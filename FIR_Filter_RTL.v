==> flow/design.v <==
module FIR_FILTER2 (clk, rst_n,IR_ADC_Value, Out_IR_Filtered);
input clk, rst_n;
input [7:0] IR_ADC_Value;
output reg [19:0] Out_IR_Filtered;
wire [7:0] b0 = 8'b00000010;
wire [7:0] b1 = 8'b00001010;
wire [7:0] b2 = 8'b00010000;
wire [7:0] b3 = 8'b00011100;
wire [7:0] b4 = 8'b00101011;
wire [7:0] b5 = 8'b00111100;
wire [7:0] b6 = 8'b01001110;
wire [7:0] b7 = 8'b01011111;
wire [7:0] b8 = 8'b01101111;
wire [7:0] b9 = 8'b01110111;
wire [7:0] b10 = 8'b10000000;
wire [7:0] b11 = 8'b10000000;
wire [7:0] b12 = 8'b01110111;
wire [7:0] b13 = 8'b01101111;
wire [7:0] b14 = 8'b01011111;
wire [7:0] b15 = 8'b01001110;
wire [7:0] b16 = 8'b00111100;
wire [7:0] b17 = 8'b00101011;
wire [7:0] b18 = 8'b00011100;
wire [7:0] b19 = 8'b00010000;
wire [7:0] b20 = 8'b00001010;
wire [7:0] b21 = 8'b00000010;
reg [7:0] x1,x2,x3,x4,x5,x6,x7,x8,x9,x10,x11,x12,x13,x14,x15,x16,x17,x18,x19,x20,x21;
always@(posedge clk)
begin
if (!rst_n) begin
x2 <= 0;
x3 <= 0;
x4 <= 0;
x5 <= 0;
x6 <= 0;
x7 <= 0;
x8 <= 0;
x9 <= 0;
x10 <= 0;
x11 <= 0;
x12 <= 0;
x13 <= 0;
x14 <= 0;
x15 <= 0;
x16 <= 0;
x17 <= 0;
x18 <= 0;
x19 <= 0;
x20 <= 0;
x21 <= 0;
end
else begin
x1 <= IR_ADC_Value;
x2 <= x1;
x3 <= x2;
x4 <= x3;
x5 <= x4;
x6 <= x5;
x7 <= x6;
x8 <= x7;
x9 <= x8;
x10 <= x9;
x11 <= x10;
x12 <= x11;
x13 <= x12;
x14 <= x13;
x15 <= x14;
x16 <= x15;
x17 <= x16;
x18 <= x17;
x19 <= x18;
x20 <= x19;
x21 <= x20;
end
end
wire [19:0] Mul0, Mul1, Mul2, Mul3,Mul4, Mul5, Mul6, Mul7,Mul8, Mul9, Mul10, Mul11,Mul12,
Mul13, Mul14, Mul15,Mul16, Mul17, Mul18, Mul19,Mul20, Mul21;
assign Mul0 = IR_ADC_Value * b0;
assign Mul1 = x1 * b1;
assign Mul2 = x2 * b2;
assign Mul3 = x3 * b3;
assign Mul4 = x4 * b4;
assign Mul5 = x5 * b5;
assign Mul6 = x6 * b6;
assign Mul7 = x7 * b7;
assign Mul8 = x8 * b8;
assign Mul9 = x9 * b9;
assign Mul10 = x10 * b10;
assign Mul11 = x11 * b11;
assign Mul12 = x12 * b12;
assign Mul13 = x13 * b13;
assign Mul14 = x14 * b14;
assign Mul15 = x15 * b15;
assign Mul16 = x16 * b16;
assign Mul17 = x17 * b17;
assign Mul18 = x18 * b18;
assign Mul19 = x19 * b19;
assign Mul20 = x20 * b20;
assign Mul21 = x21 * b21;
wire [19:0] Add_final;
assign Add_final = Mul0 + Mul1 + Mul2 + Mul3 + Mul4 + Mul5 + Mul6 + Mul7 + Mul8 + Mul9 +
Mul10 + Mul11 + Mul12 + Mul13 + Mul14 + Mul15+ Mul16 + Mul17 + Mul18 + Mul19 + Mul20
+ Mul21;
always@(posedge clk)
Out_IR_Filtered <= Add_final;
endmodule
# ---- Reports on FIR_FILTER2
# Tool output for the design above, in the order of the flow.
# Line numbers count from 1 in the design file above.
# Library cell names are shortened.
# Not given: -
dict set report inputs {
  top_module {FIR_FILTER2}
  clk_port {clk}
  library {sky130hd}
  lib_corner {tt_025C_1v80}
}

# ---- After elaboration
# Source: Yosys, flattened and elaborated, memories not mapped. Widths are those after wreduce; folded enables and synchronous resets count as part of the registers. Registers that Yosys merges into a memory's read port (data or address) are not register bits. Print and check cells do not count. Equal cells are merged and count once.
dict set report op_classes {
  multipliers 16
  addsub 21
}
# op n
set op_table {}
lappend op_table {{multiplier 8 x 7 -> 15 bit (second input constant)} 6}
lappend op_table {{multiplier 8 x 6 -> 14 bit (second input constant)} 4}
lappend op_table {{adder 20 x 15 -> 20 bit} 7}
lappend op_table {{multiplier 8 x 3 -> 11 bit (second input constant)} 4}
lappend op_table {{multiplier 8 x 4 -> 12 bit (second input constant)} 2}
lappend op_table {{adder 20 x 12 -> 20 bit} 2}
lappend op_table {{adder 20 x 14 -> 20 bit} 2}
lappend op_table {{adder 19 x 15 -> 20 bit} 1}
lappend op_table {{adder 20 x 13 -> 20 bit} 1}
lappend op_table {{adder 20 x 9 -> 20 bit} 1}
lappend op_table {{adder 18 x 15 -> 19 bit} 1}
lappend op_table {{adder 17 x 15 -> 18 bit} 1}
lappend op_table {{adder 16 x 14 -> 17 bit} 1}
lappend op_table {{adder 15 x 14 -> 16 bit} 1}
lappend op_table {{adder 14 x 13 -> 15 bit} 1}
lappend op_table {{adder 13 x 12 -> 14 bit} 1}
lappend op_table {{adder 9 x 12 -> 13 bit} 1}
dict set report word_totals {
  output_inout_bits 20
  word_cells 59
  register_bits 188
  input_bits 10
}

# ---- Logic depth
# Yosys ltp: most cells in a row. Word level: on the elaborated netlist, between registers, memories and ports. Mapped: between sequential cells and ports; inverters and the memories' decode and read muxes count.
dict set report logic_depth {
  depth_word 22
  ABC_AREA 1
  depth_mapped 41
  depth_no_buf 41
}

# ---- Mapped cells and area
# Yosys stat after the flow's synthesis: flattened, memories mapped to cells. It holds for the ABC_AREA given above (unset counts as 0); a run with the other value may have another netlist.
dict set report synth_totals {
  seq_area_um2 3843.7
  buf_cells 18
  ffs 188
  cells 2656
  synth_area_um2 25314.3
}
# cell n area_total_um2
set by_type {}
lappend by_type {fa_1 528 1.06E+04}
lappend by_type {ha_1 349 4.37E+03}
lappend by_type {dfxtp_1 180 3.6E+03}
lappend by_type {inv_1 955 3.58E+03}
lappend by_type {nand2_1 372 1.4E+03}
lappend by_type {xor2_1 31 271.51}
lappend by_type {nand3_1 49 245.235}
lappend by_type {edfxtp_1 8 240.23}
lappend by_type {a21oi_1 39 195.187}
lappend by_type {nor2_1 44 165.158}
lappend by_type {xnor2_1 16 140.134}
lappend by_type {buf_2 18 90.086}
lappend by_type {nand4_1 11 68.816}
lappend by_type {nand2_2 10 62.56}
lappend by_type {a21o_1 7 52.55}
lappend by_type {o21ai_0 9 45.043}
lappend by_type {o21bai_1 4 30.029}
lappend by_type {o21ai_2 3 26.275}
# Other cell types: 12; their cells: 23.

# ---- Worst setup path after synthesis
# Path of least setup slack by OpenSTA after synthesis, without wires, with an ideal clock, recovery checks aside; 20% of the period is set as input and as output delay. Where synthesis merged equal registers, the netlist keeps one of their names.
dict set report synth_path {
  kind {reg2reg}
  from {register x15[5]}
  to {register Out_IR_Filtered[17]}
  tclk_ns 10.0
  path_buffers 0
  arrival_ns 8.563
  required_time_ns 9.888
  setup_slack_ns 1.325
  launch_ns 0.000
  setup_ns 0.112
  driving_pins 38
  delay_ns 8.675
  synth_period_reached_ns 8.675
}
# "delay_ns" is the arrival time less input delay plus setup time.
# "driving_pins": output pins that drive a net of the path, with the launching flip-flop's if there is one; two outputs of one cell count as two.
# "synth_period_reached_ns" = period - worst setup slack (recovery checks aside). The figure is calculated, with input and output delays left at 20% of the set period.
# The rows between start and end are the longest chain of elaborated cells between them; the timing report does not say that the signal goes this way. Where chains are equally long, one stands for them.
# Each line given opens the expression or statement behind the cell; cells for indexed reads and writes are added by Yosys, which also makes memories of some case tables.
dict set report synth_between {
  path_cell_list {dfxtp_1 inv_1 fa_1 inv_1 ha_1 fa_1 ha_1 a21oi_1 nor2_1 nor2_1 nand2_1 xnor2_1 fa_1 inv_1 fa_1 fa_1 fa_1 inv_1 [... 2 more ...] inv_1 fa_1 inv_1 fa_1 inv_1 fa_1 inv_1 fa_1 inv_1 ha_1 nand2_1 inv_2 nand2_1 nand2_1 a21oi_1 nand2_1 nand2_1 nand2_1}
  elab_chain_cells 8
  cone_cells 8
  cone_lines 2
  cone_classes {add/sub: 7; mul: 1}
}
# element line_no
set synth_rtl {}
lappend synth_rtl {{start, declared} 27} ;# reg [7:0] x1,x2,x3,x4,x5,x6,x7,x8,x9,x10,x11,x12,x13,x14,x15,x16,x17,x18,x19,x20,x21;
lappend synth_rtl {{start, assigned} 44} ;# x15 <= 0;
lappend synth_rtl {{start, assigned} 67} ;# x15 <= x14;
lappend synth_rtl {{multiplier 8 x 6 -> 14 bit} 93} ;# assign Mul15 = x15 * b15;
lappend synth_rtl {{adder 20 x 15 -> 20 bit} 101} ;# assign Add_final = Mul0 + Mul1 + Mul2 + Mul3 + Mul4 + Mul5 + Mul6 + Mul7 + Mul8 + Mul9 +
lappend synth_rtl {{adder 20 x 14 -> 20 bit x2} 101}
lappend synth_rtl {{adder 20 x 13 -> 20 bit} 101}
lappend synth_rtl {{adder 20 x 12 -> 20 bit x2} 101}
lappend synth_rtl {{adder 20 x 9 -> 20 bit} 101}
lappend synth_rtl {{end, assigned} 105} ;# Out_IR_Filtered <= Add_final;
lappend synth_rtl {{end, declared} 4} ;# output reg [19:0] Out_IR_Filtered;

# ---- Path in the finished layout
# From the final timing report of run 1: the path of least setup slack in the routed layout; clock arrival at registers is part of the times.
dict set report layout_path {
  kind {reg2reg}
  from {register x15[4]}
  to {register Out_IR_Filtered[18]}
  tclk_ns 6.72
  path_buffers 0
  setup_ns 0.05
  required_time_ns 7.18
  driving_pins 39
  setup_slack_ns -2.46
  launch_ns 0.51
  arrival_ns 9.64
}
# The rows between start and end are the longest chain of elaborated cells between them; the timing report does not say that the signal goes this way. Where chains are equally long, one stands for them.
dict set report layout_between {
  path_cell_list {dfxtp_2 inv_4 fa_1 inv_2 ha_4 inv_2 fa_1 inv_2 ha_4 nand2_4 inv_4 nand2_2 nand2_2 a21oi_2 xor2_1 fa_1 inv_2 fa_2 [... 3 more ...] fa_1 fa_1 inv_2 fa_1 inv_2 fa_2 fa_1 fa_1 inv_2 ha_4 nand2_1 nand2_2 inv_1 nand2_2 nand2_1 nand2_1 nand2_1 nand2_1}
  elab_chain_cells 8
  cone_cells 8
  cone_lines 2
  cone_classes {add/sub: 7; mul: 1}
}
# element line_no
set layout_rtl {}
lappend layout_rtl {{start, declared} 27} ;# reg [7:0] x1,x2,x3,x4,x5,x6,x7,x8,x9,x10,x11,x12,x13,x14,x15,x16,x17,x18,x19,x20,x21;
lappend layout_rtl {{start, assigned} 44} ;# x15 <= 0;
lappend layout_rtl {{start, assigned} 67} ;# x15 <= x14;
lappend layout_rtl {{multiplier 8 x 6 -> 14 bit} 93} ;# assign Mul15 = x15 * b15;
lappend layout_rtl {{adder 20 x 15 -> 20 bit} 101} ;# assign Add_final = Mul0 + Mul1 + Mul2 + Mul3 + Mul4 + Mul5 + Mul6 + Mul7 + Mul8 + Mul9 +
lappend layout_rtl {{adder 20 x 14 -> 20 bit x2} 101}
lappend layout_rtl {{adder 20 x 13 -> 20 bit} 101}
lappend layout_rtl {{adder 20 x 12 -> 20 bit x2} 101}
lappend layout_rtl {{adder 20 x 9 -> 20 bit} 101}
lappend layout_rtl {{end, assigned} 105} ;# Out_IR_Filtered <= Add_final;
lappend layout_rtl {{end, declared} 4} ;# output reg [19:0] Out_IR_Filtered;

# Flow runs of FIR_FILTER2

Design FIR_FILTER2 on sky130hd. What follows are 2 stored runs of the flow, each under its own settings; their order means nothing. The constraints put input and output delay at 20% of the set period each and load the outputs with 0.01 pF.
"clock_period_reached_ns": clock period set for the run, less the worst setup slack. It is reckoned from that one timing run; input and output delays stay at 20% of the period that was set.

[flow] run 1: files
==> flow/run.sh <==
#!/bin/bash
# the make line also repeats the synthesis and layout settings of config.mk as NAME=value (left out here)
make -C /OpenROAD-flow-scripts/flow DESIGN_CONFIG=/design/flow/config.mk WORK_HOME=/design/flow/orfs CLKGATE_MAP_FILE= finish
==> flow/config.mk <==
export PLATFORM = sky130hd
export DESIGN_NAME = FIR_FILTER2
export DESIGN_NICKNAME = FIR_FILTER2
export VERILOG_FILES = /design/flow/design.v
export SDC_FILE = /design/flow/constraint.sdc
export NUM_CORES = 4
export LEC_CHECK = 0
export ABC_AREA = 1
export CAP_MARGIN = 0
export CELL_PAD_IN_SITES_DETAIL_PLACEMENT = 1
export CORE_ASPECT_RATIO = 1.1
export CORE_MARGIN = 2
export CORE_UTILIZATION = 55
export CTS_CLUSTER_DIAMETER = 34
export CTS_CLUSTER_SIZE = 73
export SETUP_SLACK_MARGIN = 1.73
export SLEW_MARGIN = 20
export TNS_END_PERCENT = 15
==> flow/constraint.sdc <==
create_clock -name core_clock -period 6.72 [get_ports {clk}]
set_input_delay 1.3440 -clock core_clock [delete_from_list [all_inputs] [get_ports {clk}]]
set_output_delay 1.3440 -clock core_clock [all_outputs]
set_load 0.01 [all_outputs]

[flow] run 1: metrics
[metrics] design_die_area_um2 = 47759.0
[metrics] clock_period_reached_ns = 9.178
[metrics] final_setup_ws_ns = -2.458
[metrics] synth_area_um2 = 25314.3
[metrics] timing.setup.tns_ns = -33.112
[metrics] post_route_stdcell_area_um2 = 30056.3

[flow] run 2: files
==> flow/run.sh <==
#!/bin/bash
# the make line also repeats the synthesis and layout settings of config.mk as NAME=value (left out here)
make -C /OpenROAD-flow-scripts/flow DESIGN_CONFIG=/design/flow/config.mk WORK_HOME=/design/flow/orfs CLKGATE_MAP_FILE= finish
==> flow/config.mk <==
export PLATFORM = sky130hd
export DESIGN_NAME = FIR_FILTER2
export DESIGN_NICKNAME = FIR_FILTER2
export VERILOG_FILES = /design/flow/design.v
export SDC_FILE = /design/flow/constraint.sdc
export NUM_CORES = 4
export LEC_CHECK = 0
export ABC_AREA = 1
export CAP_MARGIN = 5
export CELL_PAD_IN_SITES_GLOBAL_PLACEMENT = 2
export CORE_MARGIN = 2
export CORE_UTILIZATION = 29
export MAX_ROUTING_LAYER = met4
export PLACE_DENSITY_LB_ADDON = 0.01
export SETUP_SLACK_MARGIN = 0.54
export SLEW_MARGIN = 15
export TNS_END_PERCENT = 25
==> flow/constraint.sdc <==
create_clock -name core_clock -period 6.04 [get_ports {clk}]
set_input_delay 1.2080 -clock core_clock [delete_from_list [all_inputs] [get_ports {clk}]]
set_output_delay 1.2080 -clock core_clock [all_outputs]
set_load 0.01 [all_outputs]

[flow] run 2: metrics
[metrics] design_die_area_um2 = 89670.3
[metrics] timing.setup.tns_ns = -39.766
[metrics] final_setup_ws_ns = -2.751
[metrics] clock_period_reached_ns = 8.791
[metrics] post_route_stdcell_area_um2 = 31401.4
[metrics] synth_area_um2 = 25314.3
